==> flow/design.v <==
module traffic_control_one_hot (
    input CLK,         
    input reset,       
    input ERR,         
    input PA,          
    input PB,          
    output reg [2:0] L_A,  
    output reg [2:0] L_B,  
    output reg RA,         
    output reg RB         
);
    localparam STATE0 = 8'b00000001;
    localparam STATE1 = 8'b00000010;
    localparam STATE2 = 8'b00000100;
    localparam STATE3 = 8'b00001000;
    localparam STATE4 = 8'b00010000;
    localparam STATE5 = 8'b00100000;
    localparam STATE6 = 8'b01000000;
    localparam STATE7 = 8'b10000000;
    reg [7:0] state;        
    reg [7:0] next_state;   
    reg [3:0] counter;      
    reg [3:0] next_counter; 
    reg req_A, req_B;      
    reg ped_A, ped_B;      
    reg from_state3;       
    reg next_from_state3;  
    always @(*) begin
        next_state = state;  
        next_counter = counter + 1;  
        next_from_state3 = from_state3;
        if (ERR) begin
            next_state = STATE7;
            next_from_state3 = 1'b0;
        end else if (reset) begin
            next_state = STATE7;
            next_from_state3 = 1'b0;
        end else begin
            case (state)
                STATE7: begin
                    next_state = STATE0;
                    next_counter = 4'd0;  
                    next_from_state3 = 1'b0;
                end
                STATE0: begin  
                    if (counter == 4'd5) begin
                        next_state = from_state3 ? STATE4 : STATE1;
                        next_counter = 4'd0;  
                        next_from_state3 = 1'b0;
                    end
                end
                STATE1: begin  
                    if (counter == 4'd7) begin
                        next_state = STATE2;
                        next_counter = 4'd0;
                    end
                end
                STATE2: begin  
                    if (counter == 4'd2) begin
                        next_state = STATE3;
                        next_counter = 4'd0;
                    end
                end
                STATE3: begin  
                    if (counter == 4'd2) begin
                        if (req_A || req_B) begin
                            next_state = STATE0;
                            next_counter = 4'd0;
                            next_from_state3 = 1'b1;  
                        end else begin
                            next_state = STATE4;
                            next_counter = 4'd0;
                        end
                    end
                end
                STATE4: begin
                    if (counter == 4'd7) begin
                        next_state = STATE5;
                        next_counter = 4'd0;
                    end
                end
                STATE5: begin
                    if (counter == 4'd2) begin
                        next_state = STATE6;
                        next_counter = 4'd0;
                    end
                end
                STATE6: begin
                    if (counter == 4'd2) begin
                        if (req_A || req_B) begin
                            next_state = STATE0;
                            next_counter = 4'd0;
                            next_from_state3 = 1'b0;
                        end else begin
                            next_state = STATE1;
                            next_counter = 4'd0;
                        end
                    end
                end
                default: begin  
                    next_state = STATE7;
                    next_counter = 4'd0;
                end
            endcase
        end
    end
    always @(posedge CLK) begin
        if (reset || ERR) begin
            state      <= STATE7;
            counter    <= 4'd0;
            req_A      <= 1'b0;
            req_B      <= 1'b0;
            ped_A      <= 1'b1;
            ped_B      <= 1'b1;
            from_state3<= 1'b0;
        end else begin
            state <= next_state;
            counter <= next_counter;
            from_state3 <= next_from_state3;
            if (state != STATE0 && state != STATE7) begin
                if (PA) req_A <= 1'b1;
                if (PB) req_B <= 1'b1;
            end
            if(next_state == STATE0) begin
              if(state == STATE3 || state == STATE6) begin
                ped_A <= req_A;
                ped_B <= req_B;
              end
              else begin
                ped_A <= 1'b1;
                ped_B <= 1'b1;
              end
            end
            else if (state == STATE0) begin
                ped_A <= 1'b0;
                ped_B <= 1'b0;
                req_A <= 1'b0;
                req_B <= 1'b0;
            end
        end
    end
    always @(*) begin
        L_A = 3'b000;  
        L_B = 3'b000;
        RA = 1'b0;
        RB = 1'b0;
        case (state)
            STATE0: begin
                L_A = 3'b000;  
                L_B = 3'b000;
                RA = ped_A;
                RB = ped_B;
            end
            STATE1: begin
                L_A = 3'b110;  
                L_B = 3'b011;  
            end
            STATE2: begin
                L_A = 3'b101;  
                L_B = 3'b010;  
            end
            STATE3: begin
                L_A = 3'b100;  
                L_B = 3'b010;  
            end
            STATE4: begin
                L_A = 3'b011;  
                L_B = 3'b110;  
            end
            STATE5: begin
                L_A = 3'b010;  
                L_B = 3'b101;  
            end
            STATE6: begin
                L_A = 3'b010;  
                L_B = 3'b100;  
            end
            STATE7: begin
                L_A = 3'b000;  
                L_B = 3'b000;
            end
            default: begin  
              L_A = 3'b000;
              L_B = 3'b000;
            end
        endcase
    end
endmodule
# Step by step through the tools: traffic_control_one_hot
# The steps from the RTL of traffic_control_one_hot to its reports follow in flow order.
# Line numbers count from 1 in the design file above.
# Operators carry their Yosys type and port widths (W data, S select, Z words).
# Library cell names are shortened.
# Not given: n/a
dict set report inputs {
  top {traffic_control_one_hot}
  clock {CLK}
  library {sky130hd}
  pvt_corner {tt_025C_1v80}
}

# Word-level counts
# Source: Yosys, flattened and elaborated, memories not mapped. Widths are those after wreduce. Registers that Yosys merges into a memory's read port (data or address) are not register bits. Print and check cells do not count. Equal cells are merged and count once.
dict set report op_classes {
  n_reduce_logical 12
  eq_ne 19
  n_mux 42
  add_sub_neg 1
}
# operator count
set ops {}
lappend ops {{$mux W8} 9}
lappend ops {{$pmux W8 S8} 1}
lappend ops {{$pmux W3 S5} 2}
lappend ops {{$mux W1} 20}
lappend ops {{$mux W4} 5}
lappend ops {{$eq A8 B1 Y1 const B} 2}
lappend ops {{$pmux W4 S3} 1}
lappend ops {{$ne A2 B2 Y1 const B} 5}
lappend ops {{$mux W5} 2}
lappend ops {{$eq A4 B3 Y1 const B} 2}
lappend ops {{$ne A8 B1 Y1 const B} 1}
lappend ops {{$eq A8 B2 Y1 const B} 1}
lappend ops {{$eq A8 B3 Y1 const B} 1}
lappend ops {{$eq A8 B4 Y1 const B} 1}
lappend ops {{$eq A8 B5 Y1 const B} 1}
lappend ops {{$eq A8 B6 Y1 const B} 1}
lappend ops {{$eq A8 B7 Y1 const B} 1}
lappend ops {{$eq A8 B8 Y1 const B} 1}
lappend ops {{$ne A8 B8 Y1 const B} 1}
lappend ops {{$reduce_or A2 Y1} 3}
lappend ops {{$reduce_and A6 Y1} 1}
lappend ops {{$add A4 B1 Y4 const B} 1}
lappend ops {{$eq A4 B2 Y1 const B} 1}
lappend ops {{$reduce_bool A4 Y1} 1}
lappend ops {{$reduce_or A4 Y1} 1}
lappend ops {{$pmux W1 S4} 1}
lappend ops {{$logic_or A1 B1 Y1} 3}
lappend ops {{$reduce_or A3 Y1} 1}
# Other operator kinds: 3; their cells: 3.
dict set report bits {
  regBits 17
  wordCells 81
  output_inout_bits 8
}

# Logic depth
# Yosys ltp: most cells in a row. Word level: on the elaborated netlist, between registers, memories and ports. Mapped: between sequential cells and ports; inverters and the memories' decode and read muxes count.
dict set report logic_depth {
  depth_word 8
  abc_area 0
  ltp_mapped 8
}

# After synthesis
# Yosys stat after the flow's synthesis: flattened, memories mapped to cells. It holds for the ABC_AREA given above (unset counts as 0); a run with the other value may have another netlist.
dict set report synth_totals {
  sequential_area_mm2 0.0003403
  ffs 17
  n_buf 9
  mapped_area_mm2 0.0010147
  cells 122
}
# cell_type count type_area_um2
set types {}
lappend types {dfxtp_1 17 340.326}
lappend types {nor2_1 17 63.811}
lappend types {a21oi_1 8 40.038}
lappend types {ha_1 3 37.536}
lappend types {nand2_1 10 37.536}
lappend types {buf_6 3 33.782}
lappend types {mux2i_1 3 30.029}
lappend types {nor3_1 5 25.024}
lappend types {inv_1 6 22.522}
lappend types {a222oi_1 2 20.019}
lappend types {a221oi_1 2 17.517}
lappend types {a2111oi_2 1 15.014}
lappend types {a22oi_1 2 15.014}
lappend types {buf_2 3 15.014}
lappend types {nand3b_1 2 15.014}
lappend types {o21ai_0 3 15.014}
lappend types {and2_1 2 12.512}
lappend types {nor3b_2 1 12.512}
# Not listed: further types 28, cells in them 32.

# Timing after synthesis
# OpenSTA on the mapped netlist: ideal clock, no wires. The path of least setup slack (recovery checks aside). Input and output delay are each 20% of the period. Register names are those of the netlist, which keeps one name where synthesis merged equal registers.
dict set report synth_path {
  path_kind {input to register}
  start {input reset}
  end {register req_B}
  setup_time_ns 0.078
  period_ns 2.13
  path_stages 6
  path_slack_ns 0.305
  path_buffers 1
  arrival_ns 1.747
  delay_ns 1.399
  in_delay_ns 0.426
  required_time_ns 2.052
  synth_period_reached_ns 1.825
}
# "delay_ns" = arrival - input delay + setup time.
# "path_stages": output pins that drive a net of the path, with the launching flip-flop's if there is one; two outputs of one cell count as two.
# "synth_period_reached_ns" = period - worst setup slack (recovery checks aside). The figure is calculated, with input and output delays left at 20% of the set period.
# Between the ends stands the longest chain of elaborated cells between them, by number of cells; it is not shown to be the way that was timed. Of several equally long chains one is given.
# A line is the first line of the expression or statement that the cell stems from. Yosys adds cells for indexed reads and writes and turns some case tables into memories.
# At most two assigning lines are given for a register; there are more.
dict set report synth_between {
  cell_sequence {or2_1 clkbuf_1 a2111oi_2 o2111ai_1 o41a_1 nor3_1}
  elab_chain_cells 4
  cone_cells 5
  cone_classes {eq/ne: 1; mux: 3; reduce/logical: 1}
}
# element line_no
set synth_lines {}
lappend synth_lines {{start: declaration} 3} ;# input reset,
lappend synth_lines {{$mux W8} 35} ;# end else if (reset) begin
lappend synth_lines {{$mux W8} 32} ;# if (ERR) begin
lappend synth_lines {{$eq A8 B1 Y1} 124} ;# if(next_state == STATE0) begin
lappend synth_lines {{$mux W1} 124}
lappend synth_lines {{end: assignment} 112} ;# req_B      <= 1'b0;
lappend synth_lines {{end: assignment} 122} ;# if (PB) req_B <= 1'b1;
lappend synth_lines {{end: declaration} 24} ;# reg req_A, req_B;

# Timing after layout
# From the final timing report of run A: the path of least setup slack in the routed layout; clock arrival at registers is part of the times.
dict set report layout_path {
  path_kind {register to register}
  start {register counter[0]}
  end {register ped_B}
  required_time_ns 2.03
  path_slack_ns -0.01
  period_ns 1.8
  path_buffers 1
  setup_time_ns 0.06
  path_stages 9
  arrival_ns 2.04
}
# Between the ends stands the longest chain of elaborated cells between them, by number of cells; it is not shown to be the way that was timed. Of several equally long chains one is given.
# At most two assigning lines are given for a register; there are more.
dict set report layout_between {
  cell_sequence {dfxtp_4 inv_4 ha_4 or3b_4 o21ai_4 a31oi_4 nor4_2 buf_4 mux2i_1}
  elab_chain_cells 7
  cone_cells 16
  cone_classes {eq/ne: 4; mux: 11; reduce/logical: 1}
}
# element line_no
set layout_lines {}
lappend layout_lines {{start: declaration} 22} ;# reg [3:0] counter;
lappend layout_lines {{start: assignment} 110} ;# counter    <= 4'd0;
lappend layout_lines {{start: assignment} 118} ;# counter <= next_counter;
lappend layout_lines {{$eq A4 B2 Y1} 89} ;# if (counter == 4'd2) begin
lappend layout_lines {{$mux W8} 89}
lappend layout_lines {{$pmux W8 S8} 39} ;# case (state)
lappend layout_lines {{$mux W8} 35} ;# end else if (reset) begin
lappend layout_lines {{$mux W8} 32} ;# if (ERR) begin
lappend layout_lines {{$eq A8 B1 Y1} 124} ;# if(next_state == STATE0) begin
lappend layout_lines {{$mux W1} 124}
lappend layout_lines {{end: assignment} 127} ;# ped_B <= req_B;
lappend layout_lines {{end: assignment} 131} ;# ped_B <= 1'b1;
lappend layout_lines {{end: declaration} 25} ;# reg ped_A, ped_B;

# 2 stored runs of traffic_control_one_hot in the flow (synthesis by Yosys, layout by OpenROAD, sky130hd cells), in arbitrary order. Constraints: input delay and output delay 20% of the set period each, output load 0.01 pF.
# "achievedPeriod_ns" = clock period - worst setup slack. The figure is calculated, with input and output delays left at 20% of the set period.
# "worst_path_time_ns" is the time allowed to the run's worst setup path (the clock period less input and output delay, where it has them) less its slack. Clock arrival times count: a late capture clock shortens it, a late launch clock lengthens it.
# "power_total_mw" is the tool's figure for a default switching activity; nothing was simulated.
run="run A" settings period_ns=1.8 CAP_MARGIN=20 CORE_MARGIN=2 CORE_UTILIZATION=40 SLEW_MARGIN=20
run="run A" results synthesis_area_mm2=0.0010147 finalCellArea_mm2=0.0014401 worst_path_time_ns=1.81 worst_path_kind="register to register" timing.setup.tns_ns=-0.021 worst_hold_slack_ns=0.544 achievedPeriod_ns=1.811 power_total_mw=0.6618 ws_setup_ns=-0.011 die_mm2=0.0029556 post_route_util_pct=59.2
run="run B" settings period_ns=3.08 CORE_UTILIZATION=38 HOLD_SLACK_MARGIN=0.23 CELL_PAD_IN_SITES_GLOBAL_PLACEMENT=0 TNS_END_PERCENT=95 ABC_AREA=0 CTS_CLUSTER_SIZE=90 SLEW_MARGIN=35 CAP_MARGIN=20 CORE_MARGIN=2
run="run B" results synthesis_area_mm2=0.0010147 finalCellArea_mm2=0.0011461 worst_path_time_ns=1.74 worst_path_kind="register to output" timing.setup.tns_ns=0.000 worst_hold_slack_ns=0.532 achievedPeriod_ns=2.354 power_total_mw=0.3807 ws_setup_ns=0.726 die_mm2=0.0030997 post_route_util_pct=45.8
